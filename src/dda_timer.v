==> flow/design.v <==
`default_nettype none
module dda_timer #(parameter dda_bits = 64,
  parameter phase_angle_bits = 10,
  parameter step_encoder_bits = 24
  )
(
  input resetn,
  input signed [dda_bits-1:0] increment,
  input signed [dda_bits-1:0] incrementincrement,
  input  loading_move,
  input  executing_move,
  output signed [phase_angle_bits-1:0] phase_angle,
  output signed [step_encoder_bits-1:0] step_encoder,
  output wire [dda_bits-2:0] substep_accumulator,  
  input dda_tick,
  input CLK
);
  reg signed [step_encoder_bits+dda_bits-2:0] accumulator;
  assign substep_accumulator = accumulator[dda_bits-2:0];
  assign phase_angle = accumulator[dda_bits+phase_angle_bits-2:dda_bits-1];
  assign step_encoder = accumulator[step_encoder_bits+dda_bits-2:dda_bits-1];
  reg signed [dda_bits-1:0] increment_r;
  wire dda_tick_rising;
  rising_edge_detector dda_rising (.clk(CLK), .in(dda_tick), .out(dda_tick_rising));
  always @(posedge CLK) if (!resetn) begin
    accumulator <= 0;
    increment_r <= {dda_bits{1'b0}};
  end else if (resetn) begin
    if (loading_move) begin
      increment_r <= increment;
    end
    if(dda_tick_rising && executing_move) begin
      increment_r <= increment_r + incrementincrement;
      accumulator <= accumulator + increment_r;
    end
  end
endmodule
module rising_edge_detector ( 
  input clk,
  input in,
  output out
);
  reg in_q;
  always @(posedge clk) begin
    in_q <= in;
  end
  assign out = !in_q && in;
endmodule
module falling_edge_detector ( 
  input clk,
  input in,
  output out
);
  reg in_q;
  always @(posedge clk) begin
    in_q <= in;
  end
  assign out = in_q && !in;
endmodule
module rising_edge_detector_tribuf ( 
  input clk,
  input in,
  output out
);
  reg [2:0] in_q;
  always @(posedge clk) begin
    in_q <= {in_q[1:0], in};
  end
  assign out = (in_q[2:1] == 2'b01);
endmodule
module falling_edge_detector_tribuf ( 
  input clk,
  input in,
  output out
);
  reg [2:0] in_q;
  always @(posedge clk) begin
    in_q <= {in_q[1:0], in};
  end
  assign out = (in_q[2:1] == 2'b10);
endmodule
## Reports on dda_timer

Tool output for the design above, in the order of the flow.
Lines are those of the file above, counted from 1.
Cell names lack the library's common part.
The mark -- stands for no value.

| inputs | value |
|---|---|
| top module | dda_timer |
| clock port | CLK |
| library | sky130hd |
| library corner | tt_025C_1v80 |

## Elaborated design

Yosys after proc, flatten, opt, wreduce and memory -nomap, before mapping. Memory bits, and registers merged into a memory's read port (data or address), are not among the register bits. Print and check cells are not counted. Equal cells are merged and count once.

| operators by class | value |
|---|---|
| $add $sub $neg | 2 |
| mux-type cells | 2 |
| reductions and logical operators | 4 |

Operators with widths:

| kind | number |
|---|---|
| 64-bit 2-to-1 mux | 2 |
| 87-bit by 64-bit adder with 87-bit output | 1 |
| 64-bit adder | 1 |
| 1-bit logical AND | 2 |
| 2-bit nonzero test | 1 |
| 1-bit zero test | 1 |

| bit counts | value |
|---|---|
| bits in registers | 152 |
| input bits | 133 |
| output and inout port bits | 97 |
| cells after elaboration | 11 |

## Depth

Longest topological path by Yosys (ltp), each cell counted once; first at word level (registers and memories cut), then after technology mapping (sequential cells cut; the memories' decode and read muxes count).

| logic depth | value |
|---|---|
| word-level depth | 4 |
| ABC_AREA | 0 |
| mapped depth | 14 |
| depth with buffers taken out | 14 |

## Synthesis result

The flow's flattened synthesis, as Yosys stat reports it; memories are mapped. The netlist is that of the ABC_AREA named above (0 if unset); the other value can give another one.

Cells by type:

| type | number | area in all (sq um) |
|---|---|---|
| dfxtp_1 | 152 | 3.04E+03 |
| ha_1 | 149 | 1.86E+03 |
| a21oi_1 | 256 | 1.28E+03 |
| nand2_1 | 253 | 949.661 |
| xnor2_1 | 83 | 726.947 |
| a21o_1 | 88 | 660.634 |
| o21ai_0 | 128 | 640.614 |
| nor2_1 | 132 | 495.475 |
| xor2_1 | 55 | 481.712 |
| mux2i_1 | 46 | 460.442 |
| a211oi_1 | 61 | 457.939 |
| o21bai_1 | 45 | 337.824 |
| nand4_1 | 52 | 325.312 |
| clkbuf_1 | 82 | 307.795 |
| inv_1 | 63 | 236.477 |
| nor3_1 | 33 | 165.158 |
| a31oi_1 | 26 | 162.656 |
| mux2_2 | 13 | 146.39 |

Other cell types: 61; their cells: 281.

| mapped netlist | value |
|---|---|
| standard cells after synthesis | 1998 |
| cell area after synthesis | 14835.5 sq um |
| sequential area | 3042.9 sq um |
| flip-flop cells | 152 |
| buffer cells | 122 |

By module: a second synthesis without flattening, with its own total; a netlist apart from the flattened one above.

| second synthesis, totals | value |
|---|---|
| cells (unflattened synthesis) | 1971 |
| area (unflattened synthesis) | 14662.8 sq um |

Rows give one instance, submodules left out.

Modules:

| module | times used | cells | area (sq um) | seq. area (sq um) |
|---|---|---|---|---|
| dda_timer | 1 | 1969 | 14629.0 | 3022.9 |
| rising_edge_detector | 1 | 2 | 33.8 | 20.0 |

## Timing after synthesis

Source: OpenSTA report_checks on the synthesized netlist (no wires, ideal clock, input and output delay 20% of the period each), path of least setup slack; recovery checks are left aside. Register names are those of the netlist, which keeps one name where synthesis merged equal registers.

| timing path post-synthesis | value |
|---|---|
| path type | input port to flip-flop |
| from | input port incrementincrement[0] |
| to | register increment_r[42] |
| clock period | 4.37 ns |
| input delay | 0.874 ns |
| setup time | 0.132 ns |
| time at the first pin | 0.874 ns |
| arrival time | 3.361 ns |
| data required time | 4.238 ns |
| setup slack | 0.876 ns |
| delay of the path | 2.619 ns |
| stages on the path | 12 |
| buffers on the path | 0 |
| synthesis period reached | 3.494 ns |

"delay of the path" = arrival - input delay + setup time.
"stages on the path": output pins that drive a net of the path, with the launching flip-flop's if there is one; two outputs of one cell count as two.
"synthesis period reached" = period - worst setup slack (recovery checks aside). The figure is calculated, with input and output delays left at 20% of the set period.
Between the ends stands the longest chain of elaborated cells between them, by number of cells; it is not shown to be the way that was timed. Of several equally long chains one is given.
Each line given opens the expression or statement behind the cell; cells for indexed reads and writes are added by Yosys, which also makes memories of some case tables.
A register here has more assigning lines than the two given.

| between the ends, post-synthesis | value |
|---|---|
| cell sequence | ha_1 -> fa_1 -> a21oi_1 -> o21ai_0 -> a21o_1 -> o2bb2ai_1 -> a21oi_1 -> nor3_1 -> or3b_2 -> a21oi_1 -> xor2_1 -> a21oi_1 |
| cells in the longest elaborated chain | 2 |
| elaborated cells on any way between the ends | 2 |
| RTL lines with such cells | 2 |
| those cells by class | add/sub: 1; mux: 1 |

RTL lines, path post-synthesis:

| item | line | text |
|---|---|---|
| start: declaration | 9 | `input signed [dda_bits-1:0] incrementincrement,` |
| 64-bit adder | 33 | `increment_r <= increment_r + incrementincrement;` |
| 64-bit 2-to-1 mux | 32 | `if(dda_tick_rising && executing_move) begin` |
| end: assignment | 30 | `increment_r <= increment;` |
| end: assignment | 33 |  |
| end: declaration | 22 | `reg signed [dda_bits-1:0] increment_r;` |

Appendix: runs

Stored flow runs of dda_timer (2 of them; Yosys, OpenROAD, sky130hd). They differ in their settings and are not a sequence. Constraints: input delay and output delay 20% of the set period each, output load 0.01 pF.
A setting shown as -- is not set for that run.

| run name | period_ns | CORE_UTILIZATION | SETUP_SLACK_MARGIN | CORE_ASPECT_RATIO | CELL_PAD_IN_SITES_GLOBAL_PLACEMENT | CTS_CLUSTER_DIAMETER | CAP_MARGIN | SLEW_MARGIN | CORE_MARGIN | PLACE_DENSITY_LB_ADDON | CELL_PAD_IN_SITES_DETAIL_PLACEMENT | ABC_AREA | GPL_TIMING_DRIVEN | GPL_ROUTABILITY_DRIVEN | CTS_CLUSTER_SIZE | MIN_ROUTING_LAYER |
|---|---|---|---|---|---|---|---|---|---|---|---|---|---|---|---|---|
| entry A | 2.05 | 56 | 0.61 | 1.16 | 3 | 273 | 10 | 35 | 2 | -- | -- | -- | -- | -- | -- | -- |
| entry B | 2.73 | 60 | -- | -- | 1 | 354 | 20 | 0 | 2 | 0.2 | 0 | 0 | 1 | 0 | 77 | met2 |

Entry A: unfinished; error GPL-0301 in placement
Entry B: unfinished; error FLW-0024 in placement
