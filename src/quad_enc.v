==> flow/design.v <==
`default_nettype none
module quad_enc #(
    parameter encbits = 64,
    parameter enable_velocity = 1,
    parameter velocity_bits = 32
  )(
  input wire resetn,
  input wire  clk,
  input wire  a,
  input wire  b,
  output reg faultn,
  output reg signed [encbits-1:0] count,
  output reg signed [velocity_bits-1:0] velocity,
  output reg signed [velocity_bits-1:0] velocity_counter
  );
  reg [2:0] a_stable, b_stable, i_stable;   
  wire step_a = a_stable[1] ^ a_stable[2];   
  wire step_b = b_stable[1] ^ b_stable[2];   
  wire step = step_a ^ step_b;   
  wire direction = a_stable[1] ^ b_stable[2];   
  always @(posedge clk) begin
    if (!resetn) begin
      count <= 0;   
      velocity <= 0;
      velocity_counter <= 0;
      faultn <= 1'b1;  
      a_stable <= 3'b0;
      b_stable <= 3'b0;
    end
    else begin
      a_stable <= {a_stable[1:0], a};   
      b_stable <= {b_stable[1:0], b};   
      velocity_counter <= velocity_counter + 1'b1;
      if (step_a & step_b)   
        faultn <= 0;
      if (step) begin
        if (direction) begin
          count <= count + 1'b1;
          velocity <= velocity_counter;
        end
        else begin
          count <= count - 1'b1;
          velocity <= -velocity_counter;
        end
        velocity_counter <= 0;
      end
    end
  end
endmodule
======== From RTL to reports: quad_enc ========
What the tools print for quad_enc, step after step.
Line numbers count from 1 in the design file above.
Operators carry their Yosys type and port widths (W data, S select, Z words).
Library cell names are shortened.
Not given: --
design
  top module .............................. quad_enc
  clock input ............................. clk
  library ................................. sky130hd
  corner .................................. tt_025C_1v80

======== After elaboration ========
Source: Yosys, flattened and elaborated, memories not mapped. Widths are those after wreduce. Registers that Yosys merges into a memory's read port (data or address) are not register bits. Print and check cells do not count. Equal cells are merged and count once.
storage and ports
  register bits ........................... 135
  input port bits ......................... 4
operators by class
  reduce/logical cells .................... 1
  mux-type cells .......................... 2
  bitwise gates (word level) .............. 6
  $add $sub $neg .......................... 4
operator list
  cell                     count
  $add A64 B1 Y64 const B  1
  $sub A64 B1 Y64 const B  1
  $mux W64                 1
  $add A32 B1 Y32 const B  1
  $neg A32 Y32             1
  $mux W32                 1
  $xor A1 B1 Y1            4
  $reduce_or A2 Y1         1
  $and A1 B1 Y1            1
  $not A1 Y1               1

======== Depth ========
Longest topological path by Yosys (ltp), each cell counted once; first at word level (registers and memories cut), then after technology mapping (sequential cells cut; the memories' decode and read muxes count).
logic depth
  word-level depth ........................ 3
  ABC_AREA ................................ 0
  depth in mapped cells ................... 18

======== After synthesis ========
The flow's flattened synthesis, as Yosys stat reports it; memories are mapped. The netlist is that of the ABC_AREA named above (0 if unset); the other value can give another one.
mapped netlist
  chip area (Yosys) ....................... 0.0096468 mm²
  buffers ................................. 116
  mapped flip-flops ....................... 135
  cell count .............................. 1308
cells by type
  cell type  count
  dfxtp_1    135
  nor2_1     186
  mux2i_1    47
  xor2_1     53
  nand2_1    113
  xnor2_1    43
  o21ai_0    71
  clkbuf_1   90
  nand3_1    60
  nor4_1     45
  nand4_1    40
  or4_1      31
  a21oi_1    44
  and2_1     28
  nor3_1     33
  and3_1     24
  or3_1      24
  a211oi_1   13
Other cell types: 62; their cells: 228.

======== Worst setup path after synthesis ========
OpenSTA on the mapped netlist: ideal clock, no wires. The path of least setup slack (recovery checks aside). Input and output delay are each 20% of the period. Register names are those of the netlist, which keeps one name where synthesis merged equal registers.
timing after synthesis
  kind .................................... flip-flop to flip-flop
  from .................................... register a_stable[1]
  to ...................................... register count[48]
  arrival time ............................ 4.094 ns
  clock period ............................ 4.35 ns
  setup time .............................. 0.079 ns
  delay of the path ....................... 4.173 ns
  slack ................................... 0.177 ns
  stages on the path ...................... 19
  data required time ...................... 4.271 ns
  synthesis period reached ................ 4.173 ns
"delay of the path" is the arrival time less input delay plus setup time.
"stages on the path": output pins that drive a net of the path, with the launching flip-flop's if there is one; two outputs of one cell count as two.
"synthesis period reached" is the clock period less the worst setup slack; recovery checks do not enter. This is arithmetic on one report: input and output delays are still those of the set period (20% each).
Between the ends stands the longest chain of elaborated cells between them, by number of cells; it is not shown to be the way that was timed. Of several equally long chains one is given.
Each line given opens the expression or statement behind the cell; cells for indexed reads and writes are added by Yosys, which also makes memories of some case tables.
A register here has more assigning lines than the two given.
between the ends, after synthesis
  cell sequence ........................... dfxtp_1 > xor2_2 > buf_6 > buf_4 > buf_2 > buf_2 > buf_2 > buf_2 > xnor2_1 > ha_1 > or4_4 > or4_1 > buf_2 > o21ai_4 > a211oi_2 > o21bai_4 > a21oi_2 > or3_1 > o211ai_1
  length of the longest elaborated chain .. 2
  elaborated cells between the ends (all ways) .. 4
  RTL lines with such cells ............... 4
  classes of those cells .................. mux: 1; logic: 3
ends and longest elaborated chain, after synthesis
  what           line  text
  from (decl)    16    reg [2:0] a_stable, b_stable, i_stable;
  from (assign)  27    a_stable <= 3'b0;
  from (assign)  31    a_stable <= {a_stable[1:0], a};
  $xor A1 B1 Y1  20    wire direction = a_stable[1] ^ b_stable[2];
  $mux W64       37    if (direction) begin
  to (assign)    38    count <= count + 1'b1;
  to (assign)    42    count <= count - 1'b1;
  to (decl)      12    output reg signed [encbits-1:0] count,

======== Worst path after layout ========
From the final timing report of job 1: the path of least setup slack in the routed layout; clock arrival at registers is part of the times.
timing post-layout
  kind .................................... flip-flop to flip-flop
  from .................................... register b_stable[2]
  to ...................................... register count[52]
  slack ................................... 2.31 ns
  clock period ............................ 5.85 ns
  stages on the path ...................... 12
  arrival time ............................ 3.91 ns
  data required time ...................... 6.22 ns
  setup time .............................. 0.12 ns
Between the ends stands the longest chain of elaborated cells between them, by number of cells; it is not shown to be the way that was timed. Of several equally long chains one is given.
A register here has more assigning lines than the two given.
between the ends, post-layout
  cell sequence ........................... dfxtp_1 > xor2_4 > xnor2_1 > ha_1 > or4_4 > or4_1 > o21ai_4 > a21oi_1 > o211ai_2 > and4_1 > o21a_1 > nor3_2
  length of the longest elaborated chain .. 2
  elaborated cells between the ends (all ways) .. 4
  RTL lines with such cells ............... 4
  classes of those cells .................. mux: 1; logic: 3
ends and longest elaborated chain, post-layout
  what           line  text
  from (decl)    16    reg [2:0] a_stable, b_stable, i_stable;
  from (assign)  28    b_stable <= 3'b0;
  from (assign)  32    b_stable <= {b_stable[1:0], b};
  $xor A1 B1 Y1  20    wire direction = a_stable[1] ^ b_stable[2];
  $mux W64       37    if (direction) begin
  to (assign)    38    count <= count + 1'b1;
  to (assign)    42    count <= count - 1'b1;
  to (decl)      12    output reg signed [encbits-1:0] count,

Measured data: module quad_enc, platform sky130hd, 2 stored runs of the flow under differing settings, order arbitrary. Input and output delays are each 20% of the period that was set; the output load is 0.01 pF.
"reached clock period" means the clock period less the worst setup slack. The figure is calculated, with input and output delays left at 20% of the set period.
"worst path time": the worst setup path's part of the clock period (all of it between registers, 20% less for each end at a port) less its slack. A launch clock that arrives late makes it longer, a capture clock that arrives late makes it shorter.
"power consumption" is the tool's figure for a default switching activity; nothing was simulated.

---- job 1 ----
settings
  period_ns = 5.85
  CORE_UTILIZATION = 18
  PLACE_DENSITY_LB_ADDON = 0.03
  TNS_END_PERCENT = 60
  SLEW_MARGIN = 5
  CAP_MARGIN = 20
  CORE_MARGIN = 2
results
  area of the synthesized netlist ......... 0.0096468 mm²
  die size ................................ 0.0554602 mm²
  standard-cell area after layout ......... 0.0121166 mm²
  post-route utilization .................. 23.0%
  setup slack of the critical path ........ 2.310 ns
  total negative slack on setup checks .... 0.000 ns
  worst hold slack after layout ........... 0.422 ns
  power consumption ....................... 6974 µW
  reached clock period .................... 3.540 ns
  worst path time ......................... 3.54 ns
  worst setup path type ................... flip-flop to flip-flop

---- job 2 ----
settings
  period_ns = 9.02
  CORE_UTILIZATION = 70
  SETUP_SLACK_MARGIN = 1.33
  PLACE_DENSITY_LB_ADDON = 0.09
  CORE_MARGIN = 5
  CELL_PAD_IN_SITES_GLOBAL_PLACEMENT = 0
  CELL_PAD_IN_SITES_DETAIL_PLACEMENT = 2
  GPL_ROUTABILITY_DRIVEN = 1
  CTS_CLUSTER_DIAMETER = 214
  CAP_MARGIN = 20
  SLEW_MARGIN = 20
results
  no results, placement failed with a tool error
